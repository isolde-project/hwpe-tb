==> flow/design.v <==
`timescale 1ns / 100ps
module latch (
    input bit ap_clk,
    input bit ap_rst_n,
    input bit latch,
    input bit out_ack,
    input logic [31:0] data_in,
    output bit out_vld,
    output logic [31:0] data_out
);
  logic [31:0] reg_data;
  bit          reg_out_vld;
  always @(posedge ap_clk) begin
    if (!ap_rst_n) begin
      reg_data = 0;
      reg_out_vld = 0;
    end else begin
      if (reg_out_vld) begin
        if (out_ack) begin
          reg_out_vld = 0;
        end
      end else begin
        if (latch) begin
          reg_data = data_in;
          reg_out_vld = 1;
        end
      end
    end
  end
  assign data_out = reg_data;
  assign out_vld  = reg_out_vld;
endmodule
# From RTL to reports: latch
# The steps from the RTL of latch to its reports follow in flow order.
# Line numbers count from 1 in the design file above.
# Operators carry their Yosys type and port widths (W data, S select, Z words).
# Not given: n/a
# inputs
design	latch
clock_port	ap_clk
library	sky130hd
corner	tt_025C_1v80

# Word-level counts
# Source: Yosys, flattened and elaborated, memories not mapped. Widths are those after wreduce. Registers that Yosys merges into a memory's read port (data or address) are not register bits. Print and check cells do not count. Equal cells are merged and count once.
# classes
n_mux	3
n_reduce_logical	1
n_logic	1
# op_table
cell	n
$mux W1	3
$reduce_and A2 Y1	1
$not A1 Y1	1
# bits
register_bits	33
out_inout_bits	33
input_bits	36
word_cells	7

# Longest topological paths
# Longest topological path by Yosys (ltp), each cell counted once; first at word level (registers and memories cut), then after technology mapping (sequential cells cut; the memories' decode and read muxes count).
# depth
ltp_word	2
abc_area	0
mapped_depth	4
ltp_nobuf	2

# After synthesis
# Yosys stat after the flow's synthesis: flattened, memories mapped to cells. It holds for the ABC_AREA given above (unset counts as 0); a run with the other value may have another netlist.
# The area totals of this step are shown rounded.
# by_type
type	n	type_area_um2
sky130_fd_sc_hd__dfxtp_1	33	660.634
sky130_fd_sc_hd__mux2i_1	32	320.307
sky130_fd_sc_hd__nand2_1	65	243.984
sky130_fd_sc_hd__buf_12	3	60.058
sky130_fd_sc_hd__buf_2	5	25.024
sky130_fd_sc_hd__buf_6	1	11.261
sky130_fd_sc_hd__o211a_1	1	10.01
sky130_fd_sc_hd__nor2b_2	1	8.758
sky130_fd_sc_hd__buf_4	1	7.507
sky130_fd_sc_hd__clkbuf_1	1	3.754
# mapped
flip_flops	33
cells	143
sequential_area_mm2	0.00066
mapped_area_mm2	0.0014
buffers	11

# Path before layout
# Path of least setup slack by OpenSTA after synthesis, without wires, with an ideal clock, recovery checks aside; 20% of the period is set as input and as output delay. Where synthesis merged equal registers, the netlist keeps one of their names.
# synth_timing
kind	register to register
from	reg reg_out_vld
to	reg reg_data[0]
path_slack_ns	0.098
setup_ns	0.072
path_stages	5
n_path_buf	2
t_first_pin_ns	0.000
tclk_ns	1.07
t_arrival_ns	0.901
delay_ns	0.973
required_time_ns	0.998
synth_period_reached_ns	0.972
# "delay_ns" is the arrival time less input delay plus setup time.
# "path_stages" counts driving pins, that of a launching flip-flop among them; a cell with two outputs on the path counts twice.
# "synth_period_reached_ns" is the clock period less the worst setup slack; recovery checks do not enter. This is arithmetic on one report: input and output delays are still those of the set period (20% each).
# Between the ends stands the longest chain of elaborated cells between them, by number of cells; it is not shown to be the way that was timed. Of several equally long chains one is given.
# A line is the first line of the expression or statement that the cell stems from. Yosys adds cells for indexed reads and writes and turns some case tables into memories.
# A register here has more assigning lines than the two given.
# synth_between
cell_sequence	sky130_fd_sc_hd__dfxtp_1 > sky130_fd_sc_hd__nor2b_2 > sky130_fd_sc_hd__buf_6 > sky130_fd_sc_hd__buf_12 > sky130_fd_sc_hd__mux2i_1
elab_chain_len	2
cone_cells	2
cone_lines	0
cone_classes	1 x logic; 1 x reduce/logical
# synth_rtl
element	line_no	text
start, declared	12	bit          reg_out_vld;
start, assigned	16	reg_out_vld = 0;
start, assigned	20	reg_out_vld = 0;
$not A1 Y1	n/a
$reduce_and A2 Y1	n/a
end, assigned	15	reg_data = 0;
end, assigned	24	reg_data = data_in;
end, declared	11	logic [31:0] reg_data;

# Path in the finished layout
# Path of least setup slack in the final report of run 2 (OpenROAD, finished layout, wires in). Where an end is a register, its clock arrival counts in the times.
# layout_timing
kind	register to register
from	reg reg_out_vld
to	reg reg_data[10]
path_stages	6
required_time_ns	1.26
setup_ns	0.09
t_arrival_ns	1.45
t_first_pin_ns	0.33
tclk_ns	1.02
n_path_buf	3
path_slack_ns	-0.19
# Between the ends stands the longest chain of elaborated cells between them, by number of cells; it is not shown to be the way that was timed. Of several equally long chains one is given.
# A register here has more assigning lines than the two given.
# layout_between
cell_sequence	sky130_fd_sc_hd__dfxtp_2 > sky130_fd_sc_hd__buf_6 > sky130_fd_sc_hd__nor2b_4 > sky130_fd_sc_hd__buf_6 > sky130_fd_sc_hd__buf_12 > sky130_fd_sc_hd__mux2i_2
elab_chain_len	2
cone_cells	2
cone_lines	0
cone_classes	1 x logic; 1 x reduce/logical
# layout_rtl
element	line_no	text
start, declared	12	bit          reg_out_vld;
start, assigned	16	reg_out_vld = 0;
start, assigned	20	reg_out_vld = 0;
$not A1 Y1	n/a
$reduce_and A2 Y1	n/a
end, assigned	15	reg_data = 0;
end, assigned	24	reg_data = data_in;
end, declared	11	logic [31:0] reg_data;

# latch through Yosys and OpenROAD on sky130hd: 2 stored runs, unordered, with their settings and measured results. The constraints put input and output delay at 20% of the set period each and load the outputs with 0.01 pF.
# "achieved_period_ns" is the run's clock period less its worst setup slack. It is reckoned from that one timing run; input and output delays stay at 20% of the period that was set.
# "worst_setup_path_time_ns" means the part of the period allowed to the worst setup path (the constraints hold back 20% at inputs and 20% at outputs) less its slack; where the path has registers, the arrival times of their clocks count too.
# "totalPower_mw" is the tool's figure for a default switching activity; nothing was simulated.
# The results are shown rounded.
# Settings: - = not set for that run.
# Results: - = not shown.
item,run 1,run 2
period_ns,1.49,1.02
CORE_UTILIZATION,55,51
PLACE_DENSITY_LB_ADDON,0.1,-
CELL_PAD_IN_SITES_DETAIL_PLACEMENT,1,-
TNS_END_PERCENT,10,-
GPL_TIMING_DRIVEN,1,-
CAP_MARGIN,30,20
MAX_ROUTING_LAYER,met4,-
CORE_MARGIN,2,2
SLEW_MARGIN,20,20
timing.setup.tns_ns,-,-3.5
cell_area_final_mm2,-,0.0023
hold_worst_slack_ns,-,0.33
synth_area_mm2,-,0.0014
finalUtil_pct,-,91
die_footprint_mm2,-,0.0031
achieved_period_ns,-,1.208
worst_setup_path_time_ns,-,1.21
worstPathKind,-,register to register
totalPower_mw,-,2.9
ws_setup_ns,-,-0.19
# Run 1: not finished: placement ended with error DPL-0033
